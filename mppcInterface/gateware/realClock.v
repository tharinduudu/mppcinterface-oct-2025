==> flow/design.v <==
module realClock (
    input CLK,
    output ms,
    output sec,
    output min,
    output msPulse,
    output secPulse,
    output minutePulse,
);
reg [12:0] timer0;      
reg [9:0] timer1;       
reg [5:0] timer2;       
reg minute;             
reg _msPulse;
reg _secPulse;
reg _minutePulse;        
always @(posedge CLK)
begin
    if (timer0 < 4799) begin
        timer0 = timer0 + 1;
        _msPulse = 0;
        _secPulse = 0;
        _minutePulse = 0;
    end else begin
        timer0 = 0;
        _msPulse = 1;
        if (timer1 < 999) begin
            timer1 = timer1 + 1;
        end else begin
            timer1 = 0;
            _secPulse = 1;
            if (timer2 < 59) begin
                timer2 = timer2 + 1;
            end else begin
                timer2 = 0;
                _minutePulse = 1;
                minute = !minute;
            end
        end
    end
end
assign ms     = timer1[0];
assign sec    = timer2[0];
assign min    = minute;
assign msPulse = _msPulse;
assign secPulse = _secPulse;
assign minutePulse = _minutePulse;
endmodule
Reports on realClock
Tool output for the design above, in the order of the flow.
Line numbers count from 1 in the design file above.
Operators: Yosys type, input widths -> output width; for muxes data width and select width s.
Library cell names are shortened.
Not given: --
Set-up
  design top: realClock
  clock: CLK
  library: sky130hd
  library corner: tt_025C_1v80

Word level
Yosys after proc, flatten, opt, wreduce and memory -nomap, before mapping. Enables and synchronous resets that opt folds into registers are not counted as muxes. Memory bits, and registers merged into a memory's read port (data or address), are not among the register bits. Print and check cells are not counted. Equal cells are merged and count once.
Operators by class
  add/sub/neg operators: 3
  $lt $le $gt $ge: 3
  mux-type cells: 1
  bitwise operators: 3
  reduce/logical cells: 4
Operators by type and width (number)
  $add 13x1->13 const B: 1
  $lt 13x13->1 const B: 1
  $add 10x1->10 const B: 1
  $lt 10x10->1 const B: 1
  $add 6x1->6 const B: 1
  $lt 6x6->1 const B: 1
  $reduce_and 2->1: 2
  $not 1->1: 3
  $reduce_and 3->1: 1
  $logic_not 1->1: 1
  $mux 1: 1
Bit counts
  register bits: 33
  input port bits: 1
  output and inout bits: 6
  cells after elaboration: 21

Longest topological paths
Depth = most cells in a row (Yosys ltp): at word level without a register or memory, in the mapped netlist without a sequential cell, where the memories' decode and read muxes count.
Logic depth
  word-level depth: 3
  ABC_AREA: 1
  mapped depth: 9
  mapped depth without buffers: 8

Mapped cells and area
Yosys stat after the flow's synthesis: flattened, memories mapped to cells. It holds for the ABC_AREA given above (unset counts as 0); a run with the other value may have another netlist.
The area totals of this step are shown rounded.
Synthesis totals
  standard cells after synthesis: 196
  chip area (Yosys): 0.00163 mm²
  sequential part of the area: 0.000831 mm²
  flip-flops: 33
  buffers: 1
Cells by type
  edfxtp_1: number 17, total area 510.49 µm²
  dfxtp_1: number 16, total area 320.307 µm²
  nand2_1: number 42, total area 157.651 µm²
  nor2_1: number 35, total area 131.376 µm²
  inv_1: number 30, total area 112.608 µm²
  nand3_1: number 13, total area 65.062 µm²
  xor2_1: number 7, total area 61.309 µm²
  nor2_2: number 9, total area 56.304 µm²
  ha_1: number 3, total area 37.536 µm²
  a21oi_1: number 5, total area 25.024 µm²
  nand4_1: number 4, total area 25.024 µm²
  buf_12: number 1, total area 20.019 µm²
  xnor2_1: number 2, total area 17.517 µm²
  nand2_2: number 2, total area 12.512 µm²
  nand2_4: number 1, total area 11.261 µm²
  nor2_4: number 1, total area 11.261 µm²
  nand3_2: number 1, total area 10.01 µm²
  o21ai_0: number 2, total area 10.01 µm²
Not listed: further types 5, cells in them 5.

Worst setup path after synthesis
Path of least setup slack by OpenSTA after synthesis, without wires, with an ideal clock, recovery checks aside; 20% of the period is set as input and as output delay. Where synthesis merged equal registers, the netlist keeps one of their names.
Path post-synthesis
  path kind: register to register
  start point: reg timer1[0]
  end point: reg timer2[0]
  period: 2.49 ns
  setup time: 0.350 ns
  launch time at the first pin: 0.000 ns
  data arrival time: 1.201 ns
  required time: 2.140 ns
  setup slack: 0.939 ns
  path delay: 1.551 ns
  stages on the path: 6
  buffers on the path: 0
  period reached after synthesis: 1.551 ns
"path delay" is the arrival time less input delay plus setup time.
"stages on the path": output pins that drive a net of the path, with the launching flip-flop's if there is one; two outputs of one cell count as two.
"period reached after synthesis" = period - worst setup slack (recovery checks aside). The figure is calculated, with input and output delays left at 20% of the set period.
Between the ends stands the longest chain of elaborated cells between them, by number of cells; it is not shown to be the way that was timed. Of several equally long chains one is given.
A line is the first line of the expression or statement that the cell stems from. Yosys adds cells for indexed reads and writes and turns some case tables into memories.
On the way, post-synthesis
  cells stage by stage: edfxtp_1 > ha_1 > nand2_1 > nand2_1 > nand2_1 > nor2_1
  length of the longest elaborated chain: 3
  elaborated cells on any way between the ends: 3
  RTL lines with such cells: 1
  those cells by class: compare: 1; logic: 1; reduce/logical: 1
RTL lines, path post-synthesis
  start: declaration: line 11  | reg [9:0] timer1;
  start: assignment: line 28  | timer1 = timer1 + 1;
  start: assignment: line 30  | timer1 = 0;
  $lt 10x10->1: line 27  | if (timer1 < 999) begin
  $not 1->1
  $reduce_and 2->1
  end: assignment: line 33  | timer2 = timer2 + 1;
  end: assignment: line 35  | timer2 = 0;
  end: declaration: line 12  | reg [5:0] timer2;

Worst path after layout
Path of least setup slack in the final report of job 1 (OpenROAD, finished layout, wires in). Where an end is a register, its clock arrival counts in the times.
Path post-layout
  path kind: register to output
  start point: reg timer1[0]
  end point: out ms
  period: 1.98 ns
  external output delay: 0.40 ns
  launch time at the first pin: 0.34 ns
  data arrival time: 1.27 ns
  required time: 1.58 ns
  setup slack: 0.31 ns
  stages on the path: 2
  buffers on the path: 1
On the way, post-layout
  cells stage by stage: edfxtp_1 > clkdlybuf4s50_1
  length of the longest elaborated chain: 0
  elaborated cells on any way between the ends: 0
  RTL lines with such cells: 0
RTL lines, path post-layout
  start: declaration: line 11  | reg [9:0] timer1;
  start: assignment: line 28  | timer1 = timer1 + 1;
  start: assignment: line 30  | timer1 = 0;
  end: declaration: line 3  | output ms,

Memo
Re: implementation data of realClock

2 stored runs of realClock in the flow (synthesis by Yosys, layout by OpenROAD, sky130hd cells), in arbitrary order. Constraints: input delay and output delay 20% of the set period each, output load 0.01 pF.
"achieved clock period": clock period set for the run, less the worst setup slack. It is reckoned from that one timing run; input and output delays stay at 20% of the period that was set.
"worst setup path time": the worst setup path's part of the clock period (all of it between registers, 20% less for each end at a port) less its slack. A launch clock that arrives late makes it longer, a capture clock that arrives late makes it shorter.
By "power" is meant OpenSTA's value without simulated activity: inputs other than the clock are taken to toggle once in ten clock periods, and the tool carries that through the logic.
Values from the reports are rounded here.

Job 1
==> flow/run.sh <==
#!/bin/bash
# the make line also repeats the synthesis and layout settings of config.mk as NAME=value (left out here)
make -C /OpenROAD-flow-scripts/flow DESIGN_CONFIG=/design/flow/config.mk WORK_HOME=/design/flow/orfs CLKGATE_MAP_FILE= finish
==> flow/config.mk <==
export PLATFORM = sky130hd
export DESIGN_NAME = realClock
export DESIGN_NICKNAME = realClock
export VERILOG_FILES = /design/flow/design.v
export SDC_FILE = /design/flow/constraint.sdc
export NUM_CORES = 4
export LEC_CHECK = 0
export ABC_AREA = 1
export CAP_MARGIN = 15
export CELL_PAD_IN_SITES_DETAIL_PLACEMENT = 1
export CORE_ASPECT_RATIO = 0.92
export CORE_MARGIN = 3
export CORE_UTILIZATION = 49
export CTS_CLUSTER_DIAMETER = 353
export CTS_CLUSTER_SIZE = 25
export GPL_ROUTABILITY_DRIVEN = 0
export MIN_ROUTING_LAYER = met1
export SETUP_SLACK_MARGIN = 0.2
export SLEW_MARGIN = 20
==> flow/constraint.sdc <==
create_clock -name core_clock -period 1.98 [get_ports {CLK}]
set_input_delay 0.3960 -clock core_clock [delete_from_list [all_inputs] [get_ports {CLK}]]
set_output_delay 0.3960 -clock core_clock [all_outputs]
set_load 0.01 [all_outputs]

==> results of job 1 <==
chip area after synthesis (Yosys): 0.00163 mm²
die area: 0.00405 mm²
standard-cell area of the final layout: 0.00183 mm²
utilization: 0.593
worst setup slack after layout: 0.311 ns
total negative slack: 0.000 ns
worst hold slack: 0.494 ns
power: 1250 uW
achieved clock period: 1.669 ns
worst setup path time: 1.27 ns
worst setup path kind: register to output

Job 2
==> flow/run.sh <==
#!/bin/bash
# the make line also repeats the synthesis and layout settings of config.mk as NAME=value (left out here)
make -C /OpenROAD-flow-scripts/flow DESIGN_CONFIG=/design/flow/config.mk WORK_HOME=/design/flow/orfs CLKGATE_MAP_FILE= finish
==> flow/config.mk <==
export PLATFORM = sky130hd
export DESIGN_NAME = realClock
export DESIGN_NICKNAME = realClock
export VERILOG_FILES = /design/flow/design.v
export SDC_FILE = /design/flow/constraint.sdc
export NUM_CORES = 4
export LEC_CHECK = 0
export CAP_MARGIN = 20
export CELL_PAD_IN_SITES_DETAIL_PLACEMENT = 0
export CORE_MARGIN = 2
export CORE_UTILIZATION = 49
export CTS_CLUSTER_DIAMETER = 303
export GPL_ROUTABILITY_DRIVEN = 0
export HOLD_SLACK_MARGIN = -0.03
export MIN_ROUTING_LAYER = met2
export PLACE_DENSITY = 0.79
export SETUP_SLACK_MARGIN = 0.46
export SLEW_MARGIN = 20
export TNS_END_PERCENT = 100
==> flow/constraint.sdc <==
create_clock -name core_clock -period 3.09 [get_ports {CLK}]
set_input_delay 0.6180 -clock core_clock [delete_from_list [all_inputs] [get_ports {CLK}]]
set_output_delay 0.6180 -clock core_clock [all_outputs]
set_load 0.01 [all_outputs]

==> results of job 2 <==
chip area after synthesis (Yosys): 0.00153 mm²
die area: 0.00357 mm²
standard-cell area of the final layout: 0.00165 mm²
utilization: 0.55
worst setup slack after layout: 1.17 ns
total negative slack: 0.000 ns
worst hold slack: 0.462 ns
power: 677 uW
achieved clock period: 1.923 ns
worst setup path time: 1.30 ns
worst setup path kind: register to output
