==> flow/design.v <==
module uart(
   output uart_busy,          
   output uart_tx,            
   input uart_wr_i,           
   input [7:0] uart_dat_i,    
   input sys_clk_i,           
   input sys_rst_i            
);
  reg [3:0] bitcount;
  reg [8:0] shifter;
  reg uart_tx;
  wire uart_busy = |bitcount[3:1];
  wire sending = |bitcount;
  reg [28:0] d;
  wire [28:0] dInc = d[28] ? (115200) : (115200 - 9600000);
  wire [28:0] dNxt = d + dInc;
  always @(posedge sys_clk_i)
  begin
    d = dNxt;
  end
  wire ser_clk = ~d[28];  
  always @(posedge sys_clk_i)
  begin
    if (sys_rst_i) begin
      uart_tx <= 1;
      bitcount <= 0;
      shifter <= 0;
    end else begin
      if (uart_wr_i & ~uart_busy) begin
        shifter <= { uart_dat_i[7:0], 1'h0 };
        bitcount <= (1 + 8 + 2);
      end
      if (sending & ser_clk) begin
        { shifter, uart_tx } <= { 1'h1, shifter };
        bitcount <= bitcount - 1;
      end
    end
  end
endmodule
---- From RTL to reports: uart ----
The steps from the RTL of uart to its reports follow in flow order.
Line numbers count from 1 in the design file above.
Cell names lack the library's common part.
The mark - stands for no value.
set-up
  top module .............................. uart
  clock port .............................. sys_clk_i
  cell library ............................ sky130hd
  timing corner ........................... tt_025C_1v80

---- Word level ----
Source: Yosys, flattened and elaborated, memories not mapped. Widths are those after wreduce. Registers that Yosys merges into a memory's read port (data or address) are not register bits. Print and check cells do not count. Equal cells are merged and count once.
bit counts
  RAM bits ................................ 0
  bits in registers ....................... 43
  ROM bits ................................ 0
  elaborated cells ........................ 18
  output and inout port bits .............. 2
  input bits .............................. 11
  latch bits .............................. 0
  word width x clocked read ports ......... 0
  memories kept ........................... 0
cells by class
  eq/ne operators ......................... 0
  multiply operators ...................... 0
  reductions and logical operators ........ 3
  muxes and demuxes ....................... 5
  shifts and indexed selects .............. 0
  bitwise logic cells ..................... 4
  magnitude comparators ................... 0
  div/mod/pow operators ................... 0
  add/sub/neg operators ................... 2
operator list
  operator                                           count
  adder 29 bit                                       1
  2-to-1 mux 29 bit                                  1
  2-to-1 mux 9 bit                                   2
  2-to-1 mux 4 bit                                   2
  subtractor 4 x 1 -> 4 bit (second input constant)  1
  OR reduction 4 bit                                 1
  OR reduction 3 bit                                 1
  AND 1 bit                                          2
  NOT 1 bit                                          2
  nonzero test 2 bit                                 1

---- Logic depth ----
Yosys ltp: most cells in a row. Word level: on the elaborated netlist, between registers, memories and ports. Mapped: between sequential cells and ports; inverters and the memories' decode and read muxes count.
depth
  word-level depth ........................ 5
  ABC_AREA ................................ 0
  gate-level depth with buffers ........... 8
  gate-level depth less buffers ........... 7

---- Mapped cells and area ----
Yosys stat after the flow's synthesis: flattened, memories mapped to cells. It holds for the ABC_AREA given above (unset counts as 0); a run with the other value may have another netlist.
The area totals of this step are shown rounded.
cell types
  type      count  total area (um^2)
  dfxtp_1   34     680.653
  ha_1      13     162.656
  nor2_1    27     101.347
  a21oi_1   18     90.086
  mux2i_1   8      80.077
  xnor2_1   9      78.826
  xor2_1    5      43.792
  a211oi_1  4      30.029
  nand2_1   8      30.029
  a221oi_1  3      26.275
  a211oi_2  2      25.024
  and2_1    4      25.024
  nand3_1   5      25.024
  a21o_1    3      22.522
  inv_1     6      22.522
  fa_1      1      20.019
  o21ai_0   4      20.019
  nand2b_1  3      18.768
Other cell types: 30; their cells: 38.
synthesis totals
  flip-flop cells ......................... 34
  cell count .............................. 195
  buffer cells ............................ 6
  cell area after synthesis ............... 0.00179 mm^2

---- Timing after synthesis ----
Source: OpenSTA report_checks on the synthesized netlist (no wires, ideal clock, input and output delay 20% of the period each), path of least setup slack; recovery checks are left aside. Register names are those of the netlist, which keeps one name where synthesis merged equal registers.
path after synthesis
  kind .................................... register to register
  from .................................... register d[28]
  to ...................................... register d[25]
  stages on the path ...................... 8
  buffers on the path ..................... 0
  period .................................. 3.75 ns
  slack ................................... 1.723 ns
  time at the first pin ................... 0.000 ns
  data arrival time ....................... 1.932 ns
  path delay .............................. 2.027 ns
  data required time ...................... 3.655 ns
  library setup time ...................... 0.095 ns
  period reached after synthesis .......... 2.027 ns
"path delay" is the arrival time less input delay plus setup time.
"stages on the path" counts driving pins, that of a launching flip-flop among them; a cell with two outputs on the path counts twice.
"period reached after synthesis" is the clock period less the worst setup slack; recovery checks do not enter. This is arithmetic on one report: input and output delays are still those of the set period (20% each).
The rows between start and end are the longest chain of elaborated cells between them; the timing report does not say that the signal goes this way. Where chains are equally long, one stands for them.
A line is the first line of the expression or statement that the cell stems from. Yosys adds cells for indexed reads and writes and turns some case tables into memories.
on the way, after synthesis
  path through ............................ dfxtp_1 -> inv_1 -> fa_1 -> a41oi_2 -> nor2_2 -> o211ai_2 -> or4b_1 -> o311ai_1
  cells in the longest elaborated chain ... 2
  elaborated cells between the ends (all ways) .. 2
  source lines of those cells ............. 2
  those cells by class .................... add/sub (1); mux (1)
RTL lines, path after synthesis
  what               line  text
  start, declared    14    reg [28:0] d;
  start, assigned    19    d = dNxt;
  2-to-1 mux 29 bit  15    wire [28:0] dInc = d[28] ? (115200) : (115200 - 9600000);
  adder 29 bit       16    wire [28:0] dNxt = d + dInc;
  end, assigned      19
  end, declared      14

---- Path in the finished layout ----
From the final timing report of entry A: the path of least setup slack in the routed layout; clock arrival at registers is part of the times.
path post-layout
  kind .................................... register to register
  from .................................... register d[28]
  to ...................................... register d[28]
  time at the first pin ................... 0.30 ns
  period .................................. 2.62 ns
  stages on the path ...................... 8
  slack ................................... 0.17 ns
  buffers on the path ..................... 0
  data arrival time ....................... 2.65 ns
  library setup time ...................... 0.10 ns
  data required time ...................... 2.82 ns
The rows between start and end are the longest chain of elaborated cells between them; the timing report does not say that the signal goes this way. Where chains are equally long, one stands for them.
on the way, post-layout
  path through ............................ dfxtp_1 -> inv_1 -> ha_1 -> a21oi_1 -> o21ai_0 -> a211oi_2 -> o22ai_2 -> a221oi_1
  cells in the longest elaborated chain ... 2
  elaborated cells between the ends (all ways) .. 2
  source lines of those cells ............. 2
  those cells by class .................... add/sub (1); mux (1)
RTL lines, path post-layout
  what               line  text
  start, declared    14    reg [28:0] d;
  start, assigned    19    d = dNxt;
  2-to-1 mux 29 bit  15    wire [28:0] dInc = d[28] ? (115200) : (115200 - 9600000);
  adder 29 bit       16    wire [28:0] dNxt = d + dInc;
  end, assigned      19
  end, declared      14

==> runs of uart <==
Module uart, platform sky130hd: 2 stored runs of the flow (Yosys, OpenROAD) with differing settings, in no particular order. Input and output delays are each 20% of the period that was set; the output load is 0.01 pF.
"period achieved" means the clock period less the worst setup slack. The figure is calculated, with input and output delays left at 20% of the set period.
By "critical path time" is meant the share of the clock period that the worst setup path is allowed (20% is reserved at inputs, 20% at outputs), minus its slack. Clock arrival times at its registers enter into it.
"total power after layout" is the tool's figure for a default switching activity; nothing was simulated.
The measured numbers are rounded.

---- entry A ----
settings
  period_ns = 2.62
  CORE_UTILIZATION = 22
  SETUP_SLACK_MARGIN = -0.24
  PLACE_DENSITY = 0.51
  HOLD_SLACK_MARGIN = 0.27
  CELL_PAD_IN_SITES_GLOBAL_PLACEMENT = 0
  CELL_PAD_IN_SITES_DETAIL_PLACEMENT = 2
  TNS_END_PERCENT = 90
  ABC_AREA = 0
  CTS_CLUSTER_SIZE = 46
  SLEW_MARGIN = 25
  CAP_MARGIN = 20
  CORE_MARGIN = 2
results
  worst hold slack in the final report .... 0.448 ns
  utilization after routing ............... 27.7%
  mapped cell area after synthesis ........ 0.00179 mm^2
  total power after layout ................ 0.00162 W
  critical path time ...................... 2.45 ns
  worst setup path kind ................... register to register
  std-cell area (final layout) ............ 0.00216 mm^2
  total negative setup slack .............. 0.000 ns
  period achieved ......................... 2.452 ns
  lowest setup slack ...................... 0.168 ns
  die footprint ........................... 0.00886 mm^2

---- entry B ----
settings
  period_ns = 2.79
  CORE_UTILIZATION = 27
  SETUP_SLACK_MARGIN = 0.69
  PLACE_DENSITY_LB_ADDON = 0.18
  HOLD_SLACK_MARGIN = -0.04
  CELL_PAD_IN_SITES_DETAIL_PLACEMENT = 2
  TNS_END_PERCENT = 45
  ABC_AREA = 1
  GPL_ROUTABILITY_DRIVEN = 1
  CAP_MARGIN = 20
  CORE_MARGIN = 2
  SLEW_MARGIN = 20
results
  worst hold slack in the final report .... 0.422 ns
  utilization after routing ............... 33.0%
  mapped cell area after synthesis ........ 0.00202 mm^2
  total power after layout ................ 0.00106 W
  critical path time ...................... 1.45 ns
  worst setup path kind ................... register to output
  std-cell area (final layout) ............ 0.0024 mm^2
  total negative setup slack .............. 0.000 ns
  period achieved ......................... 2.005 ns
  lowest setup slack ...................... 0.785 ns
  die footprint ........................... 0.00821 mm^2
