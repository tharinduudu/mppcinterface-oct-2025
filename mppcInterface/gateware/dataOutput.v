==> flow/design.v <==
module dataOutput (
    input CLK,
    input [7:0] data,
    output clockOut,
    output dataOut,
);
reg [12:0] timer0;      
reg [9:0] timer1;       
reg [5:0] timer2;       
reg minute;             
always @(posedge CLK)
begin
    if (timer0 < 4799) begin
        timer0 = timer0 + 1;
    end else begin
        timer0 = 0;
        if (timer1 < 999) begin
            timer1 = timer1 + 1;
        end else begin
            timer1 = 0;
            if (timer2 < 59) begin
                timer2 = timer2 + 1;
            end else begin
                timer2 = 0;
                minute = !minute;
            end
        end
    end
end
reg[3:0] currentBit;
always @(posedge CLK)
begin
    currentBit = currentBit + 1;
end
assign dataOut = timer2[0];
assign clockOut = minute;
endmodule
Step by step through the tools: dataOutput --
The steps from the RTL of dataOutput to its reports follow in flow order. Line numbers count from 1 in the design file above. Library cell names are shortened. The mark - stands for no value.
Design: top module dataOutput, clock input CLK, cell library sky130hd, timing corner tt_025C_1v80

Word level --
Yosys after proc, flatten, opt, wreduce and memory -nomap, before mapping. Enables and synchronous resets that opt folds into registers are not counted as muxes. Memory bits, and registers merged into a memory's read port (data or address), are not among the register bits. Print and check cells are not counted. Equal cells are merged and count once.
Bit counts: bits in registers 30, input bits 9, output and inout bits 2
Operators by class: add/subtract/negate cells 3, $lt $le $gt $ge 3, bitwise gates (word level) 3, reductions and logical operators 3
Operator list (count):
- 13-bit by 1-bit adder with 13-bit output with constant B | 1
- 13-bit less-than comparator with constant B | 1
- 10-bit by 1-bit adder with 10-bit output with constant B | 1
- 10-bit less-than comparator with constant B | 1
- 6-bit by 1-bit adder with 6-bit output with constant B | 1
- 6-bit less-than comparator with constant B | 1
- 1-bit inverter | 3
- 3-bit AND reduction | 1
- 2-bit AND reduction | 1
- 1-bit logical NOT | 1

Longest topological paths --
Depth = most cells in a row (Yosys ltp): at word level without a register or memory, in the mapped netlist without a sequential cell, where the memories' decode and read muxes count.
Depth: word-level depth 3, ABC_AREA 0, gate-level depth with buffers 5

Synthesis result --
The flow's flattened synthesis, as Yosys stat reports it; memories are mapped. The netlist is that of the ABC_AREA named above (0 if unset); the other value can give another one. Totals and module areas in this step are rounded.
Mapped netlist: cells in the netlist 139, mapped area 1510 µm², sequential area 771 µm², mapped flip-flops 30
Cell types:
- edfxtp_1 | count 17, total area 510.49 µm²
- dfxtp_1 | count 13, total area 260.25 µm²
- or4_1 | count 7, total area 52.55 µm²
- a211oi_2 | count 4, total area 50.048 µm²
- o21ai_0 | count 9, total area 45.043 µm²
- a211oi_1 | count 5, total area 37.536 µm²
- ha_1 | count 3, total area 37.536 µm²
- o31ai_1 | count 5, total area 37.536 µm²
- xnor2_1 | count 4, total area 35.034 µm²
- xor2_1 | count 4, total area 35.034 µm²
- nand4_1 | count 5, total area 31.28 µm²
- or3_1 | count 5, total area 31.28 µm²
- a21oi_1 | count 6, total area 30.029 µm²
- nand2_1 | count 8, total area 30.029 µm²
- nand3_1 | count 6, total area 30.029 µm²
- nor2_1 | count 7, total area 26.275 µm²
- nor4_4 | count 1, total area 21.27 µm²
- nor3_1 | count 4, total area 20.019 µm²
Not listed: further types 19, cells in them 26.

Path before layout --
OpenSTA on the mapped netlist: ideal clock, no wires. The path of least setup slack (recovery checks aside). Input and output delay are each 20% of the period. Register names are those of the netlist, which keeps one name where synthesis merged equal registers.
Path post-synthesis: path kind flip-flop to flip-flop, from register timer1[0], to register timer2[0], period 1970 ps, library setup time 319 ps, launch time at the first pin 0 ps, data arrival time 1522 ps, required time 1651 ps, path slack 129 ps, path delay 1841 ps, driving pins on the path 6, period reached after synthesis 1841 ps
"path delay" = arrival - input delay + setup time. "driving pins on the path": output pins that drive a net of the path, with the launching flip-flop's if there is one; two outputs of one cell count as two. "period reached after synthesis" = period - worst setup slack (recovery checks aside). The figure is calculated, with input and output delays left at 20% of the set period. Between the ends stands the longest chain of elaborated cells between them, by number of cells; it is not shown to be the way that was timed. Of several equally long chains one is given. A line is the first line of the expression or statement that the cell stems from. Yosys adds cells for indexed reads and writes and turns some case tables into memories.
On the way, post-synthesis: cells stage by stage edfxtp_1 > ha_1 > a211oi_1 > nor4b_1 > buf_2 > o21a_1, cells in the longest elaborated chain 3, elaborated cells between the ends (all ways) 3, source lines of those cells 1, those cells by class compare (1); logic (1); reduce/logical (1)
RTL lines, path post-synthesis:
- start: declaration | RTL line 8 | reg [9:0] timer1;
- start: assignment | RTL line 18 | timer1 = timer1 + 1;
- start: assignment | RTL line 20 | timer1 = 0;
- 10-bit less-than comparator | RTL line 17 | if (timer1 < 999) begin
- 1-bit inverter
- 2-bit AND reduction
- end: assignment | RTL line 22 | timer2 = timer2 + 1;
- end: assignment | RTL line 24 | timer2 = 0;
- end: declaration | RTL line 9 | reg [5:0] timer2;

Worst path after layout --
Path of least setup slack in the final report of run 1 (OpenROAD, finished layout, wires in). Where an end is a register, its clock arrival counts in the times. The report prints the path's times to 10 ps; the period is as set.
Path post-layout: path kind flip-flop to flip-flop, from register timer1[1], to register timer2[3], period 1970 ps, library setup time 280 ps, launch time at the first pin 270 ps, data arrival time 1560 ps, required time 1960 ps, path slack 400 ps, driving pins on the path 6
Between the ends stands the longest chain of elaborated cells between them, by number of cells; it is not shown to be the way that was timed. Of several equally long chains one is given.
On the way, post-layout: cells stage by stage edfxtp_1 > ha_4 > a211oi_4 > nor4b_2 > buf_4 > o21a_4, cells in the longest elaborated chain 3, elaborated cells between the ends (all ways) 3, source lines of those cells 1, those cells by class compare (1); logic (1); reduce/logical (1)
RTL lines, path post-layout:
- start: declaration | RTL line 8 | reg [9:0] timer1;
- start: assignment | RTL line 18 | timer1 = timer1 + 1;
- start: assignment | RTL line 20 | timer1 = 0;
- 10-bit less-than comparator | RTL line 17 | if (timer1 < 999) begin
- 1-bit inverter
- 2-bit AND reduction
- end: assignment | RTL line 22 | timer2 = timer2 + 1;
- end: assignment | RTL line 24 | timer2 = 0;
- end: declaration | RTL line 9 | reg [5:0] timer2;

Measured data: module dataOutput, platform sky130hd, 2 stored runs of the flow under differing settings, order arbitrary. Input and output delays are each 20% of the period that was set; the output load is 0.01 pF.
"achieved clock period" is the run's clock period less its worst setup slack. It is reckoned from that one timing run; input and output delays stay at 20% of the period that was set.
"critical path time": the worst setup path's part of the clock period (all of it between registers, 20% less for each end at a port) less its slack. A launch clock that arrives late makes it longer, a capture clock that arrives late makes it shorter.
"power" rests on the timing tool's default activity at the inputs, not on a simulated workload.
"critical path time" is given in steps of 10 ps.
The results are shown rounded.

[run 1] flow files
==> flow/run.sh <==
#!/bin/bash
# the make line also repeats the synthesis and layout settings of config.mk as NAME=value (left out here)
make -C /OpenROAD-flow-scripts/flow DESIGN_CONFIG=/design/flow/config.mk WORK_HOME=/design/flow/orfs CLKGATE_MAP_FILE= finish
==> flow/config.mk <==
export PLATFORM = sky130hd
export DESIGN_NAME = dataOutput
export DESIGN_NICKNAME = dataOutput
export VERILOG_FILES = /design/flow/design.v
export SDC_FILE = /design/flow/constraint.sdc
export NUM_CORES = 4
export LEC_CHECK = 0
export CAP_MARGIN = 20
export CORE_MARGIN = 4
export CORE_UTILIZATION = 37
export MIN_ROUTING_LAYER = met1
export PLACE_DENSITY_LB_ADDON = 0.25
export SETUP_SLACK_MARGIN = 0.37
export SLEW_MARGIN = 15
==> flow/constraint.sdc <==
create_clock -name core_clock -period 1.97 [get_ports {CLK}]
set_input_delay 0.3940 -clock core_clock [delete_from_list [all_inputs] [get_ports {CLK}]]
set_output_delay 0.3940 -clock core_clock [all_outputs]
set_load 0.01 [all_outputs]

[run 1] result: synthesized cell area 1,510 µm²; overall die area 5,170 µm²; standard-cell area after layout 1,850 µm²; post-route utilization 48.7%; setup slack of the worst path 404 ps; total negative setup slack 0 ps; post-route worst hold slack 497 ps; power 0.00111 W; achieved clock period 1,566 ps; critical path time 1,570 ps; class of the worst setup path flip-flop to flip-flop

[run 2] flow files
==> flow/run.sh <==
#!/bin/bash
# the make line also repeats the synthesis and layout settings of config.mk as NAME=value (left out here)
make -C /OpenROAD-flow-scripts/flow DESIGN_CONFIG=/design/flow/config.mk WORK_HOME=/design/flow/orfs CLKGATE_MAP_FILE= finish
==> flow/config.mk <==
export PLATFORM = sky130hd
export DESIGN_NAME = dataOutput
export DESIGN_NICKNAME = dataOutput
export VERILOG_FILES = /design/flow/design.v
export SDC_FILE = /design/flow/constraint.sdc
export NUM_CORES = 4
export LEC_CHECK = 0
export CAP_MARGIN = 20
export CORE_MARGIN = 2
export CORE_UTILIZATION = 28
export SLEW_MARGIN = 20
==> flow/constraint.sdc <==
create_clock -name core_clock -period 2.15 [get_ports {CLK}]
set_input_delay 0.4300 -clock core_clock [delete_from_list [all_inputs] [get_ports {CLK}]]
set_output_delay 0.4300 -clock core_clock [all_outputs]
set_load 0.01 [all_outputs]

[run 2] result: synthesized cell area 1,510 µm²; overall die area 6,000 µm²; standard-cell area after layout 1,720 µm²; post-route utilization 33.3%; setup slack of the worst path 391 ps; total negative setup slack 0 ps; post-route worst hold slack 495 ps; power 0.00107 W; achieved clock period 1,759 ps; critical path time 1,760 ps; class of the worst setup path flip-flop to flip-flop
